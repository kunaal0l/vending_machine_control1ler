==> flow/design.v <==
`timescale 1ns / 1ps
module v_machine(
    input clk,
    input reset,
    input select_products,        
    input [1:0] coin,             
    output reg out,
    output reg [3:0] change       
);
    parameter s0 = 2'b00;
    parameter s1 = 2'b01;
    parameter s2 = 2'b10;
    parameter choco = 1'b0;       
    parameter drink = 1'b1;       
    reg [1:0] current_state, next_state;
    always @(posedge clk) begin
        if (reset) begin
            current_state <= s0;
            next_state <= s0;
            change <= 2'd0;
            out <= 0;
        end else begin
            current_state <= next_state;
            case (select_products)
                choco: begin
                    case (current_state)
                        s0: begin
                            if (coin == 2'b00) begin
                                next_state <= s0;
                                out <= 0;
                                change <= 0;
                            end else if (coin == 2'b01) begin
                                next_state <= s1;
                                out <= 0;
                                change <= 0;
                            end else begin
                                next_state <= s2;
                                out <= 0;
                                change <= 0;
                            end
                        end
                        s1: begin
                            if (coin == 2'b00) begin
                                next_state <= s0;
                                out <= 0;
                                change <= 3'd5;
                            end else if (coin == 2'b01) begin
                                next_state <= s2;
                                out <= 0;
                                change <= 0;
                            end else begin
                                next_state <= s0;
                                out <= 1;
                                change <= 0;
                            end
                        end
                        s2: begin
                            if (coin == 2'b00) begin
                                next_state <= s0;
                                out <= 0;
                                change <= 4'd10;
                            end else if (coin == 2'b01) begin
                                next_state <= s0;
                                out <= 1;
                                change <= 0;
                            end else begin
                                next_state <= s0;
                                out <= 1;
                                change <= 3'd5;
                            end
                        end
                    endcase
                end
                drink: begin
                    case (current_state)
                        s0: begin
                            if (coin == 2'b00) begin
                                next_state <= s0;
                                out <= 0;
                                change <= 0;
                            end else if (coin == 2'b01) begin
                                next_state <= s1;
                                out <= 0;
                                change <= 0;
                            end else begin
                                next_state <= s2;
                                out <= 1;
                                change <= 0;
                            end
                        end
                        s1: begin
                            if (coin == 2'b00) begin
                                next_state <= s0;
                                out <= 0;
                                change <= 3'd5;
                            end else if (coin == 2'b01) begin
                                next_state <= s2;
                                out <= 1;
                                change <= 0;
                            end else begin
                                next_state <= s0;
                                out <= 1;
                                change <= 3'd5;
                            end
                        end
                    endcase
                end
            endcase
        end
    end
endmodule
# From RTL to reports: v_machine
# The steps from the RTL of v_machine to its reports follow in flow order.
# Line numbers count from 1 in the design file above.
# Cell names lack the library's common part.
# The mark n/a stands for no value.
# setup
top_module	v_machine
clk_port	clk
lib	sky130hd
lib_corner	tt_025C_1v80

# Word-level counts
# Source: Yosys, flattened and elaborated, memories not mapped. Widths are those after wreduce. Registers that Yosys merges into a memory's read port (data or address) are not register bits. Print and check cells do not count. Equal cells are merged and count once.
# word_totals
regBits	9
wordCells	33
output_inout_bits	5
in_bits	5
# classes
bitwise	1
mux	20
reduce_logical	3
n_eq	5
# op_table
op	n
4-bit case mux with 2-bit select	2
4-bit case mux with 3-bit select	1
2-bit case mux with 2-bit select	2
4-bit 2-to-1 mux	2
2-bit 2-to-1 mux	4
2-bit case mux with 3-bit select	1
3-bit 2-to-1 mux	2
2-bit by 1-bit == test with 1-bit output (second input constant)	2
2-bit zero test	2
4-bit != test (second input constant)	1
1-bit case mux with 2-bit select	2
3-bit by 1-bit != test with 1-bit output (second input constant)	1
1-bit case mux with 3-bit select	1
1-bit 2-to-1 mux	3
2-bit == test (second input constant)	1
2-bit AND reduction	1
1-bit NOT	1

# Depth
# Yosys ltp: most cells in a row. Word level: on the elaborated netlist, between registers, memories and ports. Mapped: between sequential cells and ports; inverters and the memories' decode and read muxes count.
# logic_depth
depth_word	5
abc_area	0
mapped_depth	6
ltp_nobuf	6

# Mapped cells and area
# Source: synth_stat.txt of the flow (Yosys; design flattened, memories mapped). It holds for the ABC_AREA given above (unset counts as 0); a run with the other value may have another netlist.
# The area totals of this step are shown rounded.
# by_type
cell_type	n	area_total_um2
dfxtp_1	7	140.134
ha_1	4	50.048
a21oi_1	7	35.034
nor2b_1	4	25.024
a21oi_4	1	16.266
buf_4	2	15.014
inv_1	3	11.261
nand2_1	3	11.261
or3_4	1	11.261
a2111oi_1	1	10.01
mux2i_1	1	10.01
a211o_1	1	8.758
a311oi_1	1	8.758
nand4b_1	1	8.758
nor4b_1	1	8.758
a21o_1	1	7.507
nor3b_1	1	7.507
o21a_1	1	7.507
# Not listed: further types 5, cells in them 5.
# synth_totals
mapped_cells	46
flip_flops	7
n_buf	2
seq_area_um2	140.1
area_um2	421.7

# Worst setup path after synthesis
# Source: OpenSTA report_checks on the synthesized netlist (no wires, ideal clock, input and output delay 20% of the period each), path of least setup slack; recovery checks are left aside. Register names are those of the netlist, which keeps one name where synthesis merged equal registers.
# synth_timing
kind	flip-flop to flip-flop
startpoint	reg current_state[0]
endpoint	reg next_state[1]
path_delay_ps	1544
arrival_ps	1430
driving_pins	7
slack_ps	46
t_required_ps	1476
setup_ps	114
tclk_ps	1590
period_less_setup_slack_ps	1544
# "path_delay_ps" is the arrival time less input delay plus setup time.
# "driving_pins" counts driving pins, that of a launching flip-flop among them; a cell with two outputs on the path counts twice.
# "period_less_setup_slack_ps" is the clock period less the worst setup slack; recovery checks do not enter. This is arithmetic on one report: input and output delays are still those of the set period (20% each).
# Between the ends stands the longest chain of elaborated cells between them, by number of cells; it is not shown to be the way that was timed. Of several equally long chains one is given.
# Each line given opens the expression or statement behind the cell; cells for indexed reads and writes are added by Yosys, which also makes memories of some case tables.
# A register here has more assigning lines than the two given.
# synth_via
path_cell_list	dfxtp_1 > inv_1 > ha_1 > or3_4 > a21oi_4 > a2111oi_1 > a21o_1
elab_chain_len	3
cone_cells	9
cone_classes	eq/ne (4); mux (3); reduce/logical (2)
# synth_lines
element	line_no	source
from (decl)	15	reg [1:0] current_state, next_state;
from (assign)	18	current_state <= s0;
from (assign)	23	current_state <= next_state;
2-bit by 1-bit == test with 1-bit output	75	case (current_state)
2-bit case mux with 2-bit select	75
2-bit case mux with 2-bit select	24
to (assign)	19	next_state <= s0;
to (assign)	29	next_state <= s0;
to (decl)	15

# Worst path after layout
# From the final timing report of run 1: the path of least setup slack in the routed layout; clock arrival at registers is part of the times.
# The path's times are printed in steps of 10 ps; the period is the one set.
# layout_timing
kind	input port to flip-flop
startpoint	in (name not given)
endpoint	reg next_state[0]
arrival_ps	2040
slack_ps	770
input_delay_ps	540
tclk_ps	2680
driving_pins	5
t_required_ps	2810
setup_ps	120
# Between the ends stands the longest chain of elaborated cells between them, by number of cells; it is not shown to be the way that was timed. Of several equally long chains one is given.
# A register here has more assigning lines than the two given.
# layout_via
path_cell_list	clkdlybuf4s50_1 > or3_4 > a21oi_4 > nand4b_1 > a21oi_1
elab_chain_len	3
cone_cells	5
lines_between	1
cone_classes	eq/ne (2); mux (1); logic (1); reduce/logical (1)
# layout_lines
element	line_no	source
from (decl)	5
1-bit NOT	24
4-bit != test	n/a
2-bit AND reduction	n/a
to (assign)	19	next_state <= s0;
to (assign)	29	next_state <= s0;
to (decl)	15	reg [1:0] current_state, next_state;

# v_machine through Yosys and OpenROAD on sky130hd: 2 stored runs, unordered, with their settings and measured results. The constraints put input and output delay at 20% of the set period each and load the outputs with 0.01 pF.
# "achieved_period_ps": clock period set for the run, less the worst setup slack. It is reckoned from that one timing run; input and output delays stay at 20% of the period that was set.
# "worst_setup_path_time_ps": the worst setup path's part of the clock period (all of it between registers, 20% less for each end at a port) less its slack. A launch clock that arrives late makes it longer, a capture clock that arrives late makes it shorter.
# "design_power_mw": no workload was simulated; the value follows from the tool's default switching activity.
# "worst_setup_path_time_ps" is known to 10 ps.
# The measured numbers are rounded.
# A setting shown as . is not set for that run.
# Among the results, . means that no value is shown for the run.
name,run 1,run 2
period_ns,2.68,2.04
CORE_UTILIZATION,29,56
SETUP_SLACK_MARGIN,-0.11,-0.03
PLACE_DENSITY,0.83,.
HOLD_SLACK_MARGIN,0.03,.
GPL_TIMING_DRIVEN,1,.
GPL_ROUTABILITY_DRIVEN,0,0
MIN_ROUTING_LAYER,met2,met1
CAP_MARGIN,20,25
CORE_MARGIN,2,2
SLEW_MARGIN,20,20
PLACE_DENSITY_LB_ADDON,.,0.06
ABC_AREA,.,1
worst_setup_path_time_ps,1370,.
worst_path_kind,input port to flip-flop,.
finalCellArea_um2,541.8,.
final_hold_ws_ps,449,.
tns_ps,0,.
achieved_period_ps,1905,.
yosys_chip_area_um2,421.7,.
fin_ws_ps,775,.
design_power_mw,0.2611,.
finalUtil_pct,40.6,.
final_die_area_um2,1775,.
# Run 2: stopped before the end: floorplanning reported PDN-0185
